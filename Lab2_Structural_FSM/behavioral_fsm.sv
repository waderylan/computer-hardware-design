==> flow/design.v <==
module behavioral_fsm(input logic clk,
 input logic reset,
 input logic left, right,
 output logic la, lb, lc, ra, rb, rc);
	reg [6:0] states = {0,0,0,0,0,0,0};
	always @(posedge clk)
		begin
			#1;
			if (states[0] == 1 && left == 1) begin
				states[1] = 1;
				states[0] = 0;
				end
			else if (states[0] == 1 && right == 1) begin
				states[4] = 1;
				states[0] = 0;
				end
			else if (states[1] == 1) begin
				states[2] = 1;
				states[1] = 0;
				end
			else if (states[2] == 1) begin
				states[3] = 1;
				states[2] = 0;
				end
			else if (states[3] == 1) begin
				states[0] = 1;
				states[3] = 0;
				end
			else if (states[4] == 1) begin
				states[5] = 1;
				states[4] = 0;
				end
			else if (states[5] == 1) begin
				states[6] = 1;
				states[5] = 0;
				end
			else if (states[6] == 1) begin
				states[0] = 1;
				states[6] = 0;
				end
			else begin
				states[0] = 1;
				end
			la = (states[1] || states[2] || states[3]);
			lb = (states[2] || states[3]);
			lc = states[3];
			ra = (states[4] || states[5] || states[6]);
			rb = (states[5] || states[6]);
			rc = states[6];
		end
endmodule
; Tool chain data of behavioral_fsm
; What the tools print for behavioral_fsm, step after step.
; Lines are those of the file above, counted from 1.
; The mark - stands for no value.
[setup]
top_module = behavioral_fsm
clock = clk
lib = sky130hd
pvt_corner = tt_025C_1v80

; Elaborated design
; Source: Yosys, flattened and elaborated, memories not mapped. Widths are those after wreduce. Registers that Yosys merges into a memory's read port (data or address) are not register bits. Print and check cells do not count. Equal cells are merged and count once.
[bits]
reg_bits = 13
[op_classes]
eq_ne = 2
muxes = 16
n_logic = 2
n_reduce_logical = 10
[ops]
columns = cell, count
row1 = 1-bit 2-to-1 mux, 10
row2 = 3-bit 2-to-1 mux, 3
row3 = 1-bit logical OR, 6
row4 = 5-bit 2-to-1 mux, 1
row5 = 2-bit != test with constant B, 2
row6 = 4-bit AND reduction, 1
row7 = 4-bit 2-to-1 mux, 1
row8 = 1-bit logical AND, 2
row9 = 1-bit inverter, 2
row10 = 2-bit OR reduction, 1
row11 = 2-bit 2-to-1 mux, 1

; Logic depth
; Yosys ltp: most cells in a row. Word level: on the elaborated netlist, between registers, memories and ports. Mapped: between sequential cells and ports; inverters and the memories' decode and read muxes count.
[depth]
ltp_word = 9
abc_area = 0
depth_mapped = 3
mapped_depth_nobuf = 3

; After synthesis
; Yosys stat after the flow's synthesis: flattened, memories mapped to cells. It holds for the ABC_AREA given above (unset counts as 0); a run with the other value may have another netlist.
; Totals and module areas in this step are rounded.
[by_type]
columns = cell, count
row1 = sky130_fd_sc_hd__dfxtp_1, 13
row2 = sky130_fd_sc_hd__mux2_4, 2
row3 = sky130_fd_sc_hd__nor2_1, 7
row4 = sky130_fd_sc_hd__nand2_1, 4
row5 = sky130_fd_sc_hd__o211ai_1, 2
row6 = sky130_fd_sc_hd__nor2_2, 2
row7 = sky130_fd_sc_hd__nor4_2, 1
row8 = sky130_fd_sc_hd__mux2_1, 1
row9 = sky130_fd_sc_hd__nand3b_2, 1
row10 = sky130_fd_sc_hd__a21oi_1, 2
row11 = sky130_fd_sc_hd__and3b_2, 1
row12 = sky130_fd_sc_hd__mux2i_1, 1
row13 = sky130_fd_sc_hd__o21a_2, 1
row14 = sky130_fd_sc_hd__o21ai_2, 1
row15 = sky130_fd_sc_hd__o31ai_1, 1
row16 = sky130_fd_sc_hd__nand3_1, 1
row17 = sky130_fd_sc_hd__o21ai_1, 1
row18 = sky130_fd_sc_hd__inv_1, 1
[synth_totals]
cells = 43
mapped_area_um2 = 462.9
ff_cells = 13

; Worst setup path after synthesis
; Source: OpenSTA report_checks on the synthesized netlist (no wires, ideal clock, input and output delay 20% of the period each), path of least setup slack; recovery checks are left aside. Register names are those of the netlist, which keeps one name where synthesis merged equal registers.
[synth_timing]
path_type = input to register
startpoint = input port left
endpoint = register lc
tclk_ps = 1570
input_delay_ps = 314
t_first_pin_ps = 314
arrival_time_ps = 924
t_required_ps = 1447
setup_slack_ps = 523
delay_ps = 733
path_stages = 3
path_buffers = 0
synth_period_reached_ps = 1047
; "delay_ps" = arrival - input delay + setup time.
; "path_stages": output pins that drive a net of the path, with the launching flip-flop's if there is one; two outputs of one cell count as two.
; "synth_period_reached_ps" is the clock period less the worst setup slack; recovery checks do not enter. This is arithmetic on one report: input and output delays are still those of the set period (20% each).
; The rows between start and end are the longest chain of elaborated cells between them; the timing report does not say that the signal goes this way. Where chains are equally long, one stands for them.
; A line is the first line of the expression or statement that the cell stems from. Yosys adds cells for indexed reads and writes and turns some case tables into memories.
[synth_between]
cell_sequence = sky130_fd_sc_hd__o21a_2 > sky130_fd_sc_hd__nor2_2 > sky130_fd_sc_hd__mux2_4
elab_chain_len = 2
cells_between = 2
cone_classes = mux: 1; reduce/logical: 1
[synth_lines]
columns = element, line_no
row1 = start: declaration, 3  ; input logic left, right,
row2 = 1-bit logical AND, 9  ; if (states[0] == 1 && left == 1) begin
row3 = 5-bit 2-to-1 mux, 9
row4 = end: assignment, 46  ; lc = states[3];
row5 = end: declaration, 4  ; output logic la, lb, lc, ra, rb, rc);

; Worst path after layout
; From the final timing report of run 1: the path of least setup slack in the routed layout; clock arrival at registers is part of the times.
; The report prints the path's times to 10 ps; the period is as set.
[layout_timing]
path_type = register to output
startpoint = register rb
endpoint = output port rb
tclk_ps = 1920
t_first_pin_ps = 260
arrival_time_ps = 1100
t_required_ps = 1540
setup_slack_ps = 440
path_stages = 2
path_buffers = 1
[layout_between]
cell_sequence = sky130_fd_sc_hd__dfxtp_1 > sky130_fd_sc_hd__clkdlybuf4s50_1
elab_chain_len = 0
cells_between = 0
[layout_lines]
columns = element, line_no
row1 = start: declaration, 4  ; output logic la, lb, lc, ra, rb, rc);
row2 = start: assignment, 48  ; rb = (states[5] || states[6]);
row3 = end: declaration, 4

; Flow measurements of behavioral_fsm on sky130hd: 2 stored runs with different settings, listed in no order. Input and output delays are each 20% of the period that was set; the output load is 0.01 pF.
; "period_less_ws_ps" means the clock period less the worst setup slack. The figure is calculated, with input and output delays left at 20% of the set period.
; "worst_path_time_ps" is the time allowed to the run's worst setup path (the clock period less input and output delay, where it has them) less its slack. Clock arrival times count: a late capture clock shortens it, a late launch clock lengthens it.
; By "design_power_uw" is meant OpenSTA's value without simulated activity: inputs other than the clock are taken to toggle once in ten clock periods, and the tool carries that through the logic.
; "worst_path_time_ps" is given in steps of 10 ps.
; Results are given in rounded form.

[run 1: settings]
period_ns = 1.92
CAP_MARGIN = 20
CORE_MARGIN = 2
CORE_UTILIZATION = 40
SLEW_MARGIN = 20
[run 1: results]
stdcell_area_um2 = 586.8
yosys.chip_area_um2 = 462.9
ws_hold_ps = 513
total_die_area_um2 = 1446
final_util_pct = 53.5
worst_path_time_ps = 1100
critical_path_kind = register to output
design_power_uw = 1125
period_less_ws_ps = 1483
setup_ws_ps = 437
setup_tns_ps = 0

[run 2: settings]
period_ns = 1.43
CORE_UTILIZATION = 26
SETUP_SLACK_MARGIN = 0.35
CELL_PAD_IN_SITES_DETAIL_PLACEMENT = 1
TNS_END_PERCENT = 100
GPL_TIMING_DRIVEN = 1
SLEW_MARGIN = 10
CAP_MARGIN = 20
CORE_MARGIN = 2
[run 2: results]
setup_tns_ps = 0
final_util_pct = 36.5
total_die_area_um2 = 2134
worst_path_time_ps = 1080
critical_path_kind = register to register
design_power_uw = 1582
setup_ws_ps = 355
yosys.chip_area_um2 = 462.9
period_less_ws_ps = 1075
ws_hold_ps = 465
stdcell_area_um2 = 623.1
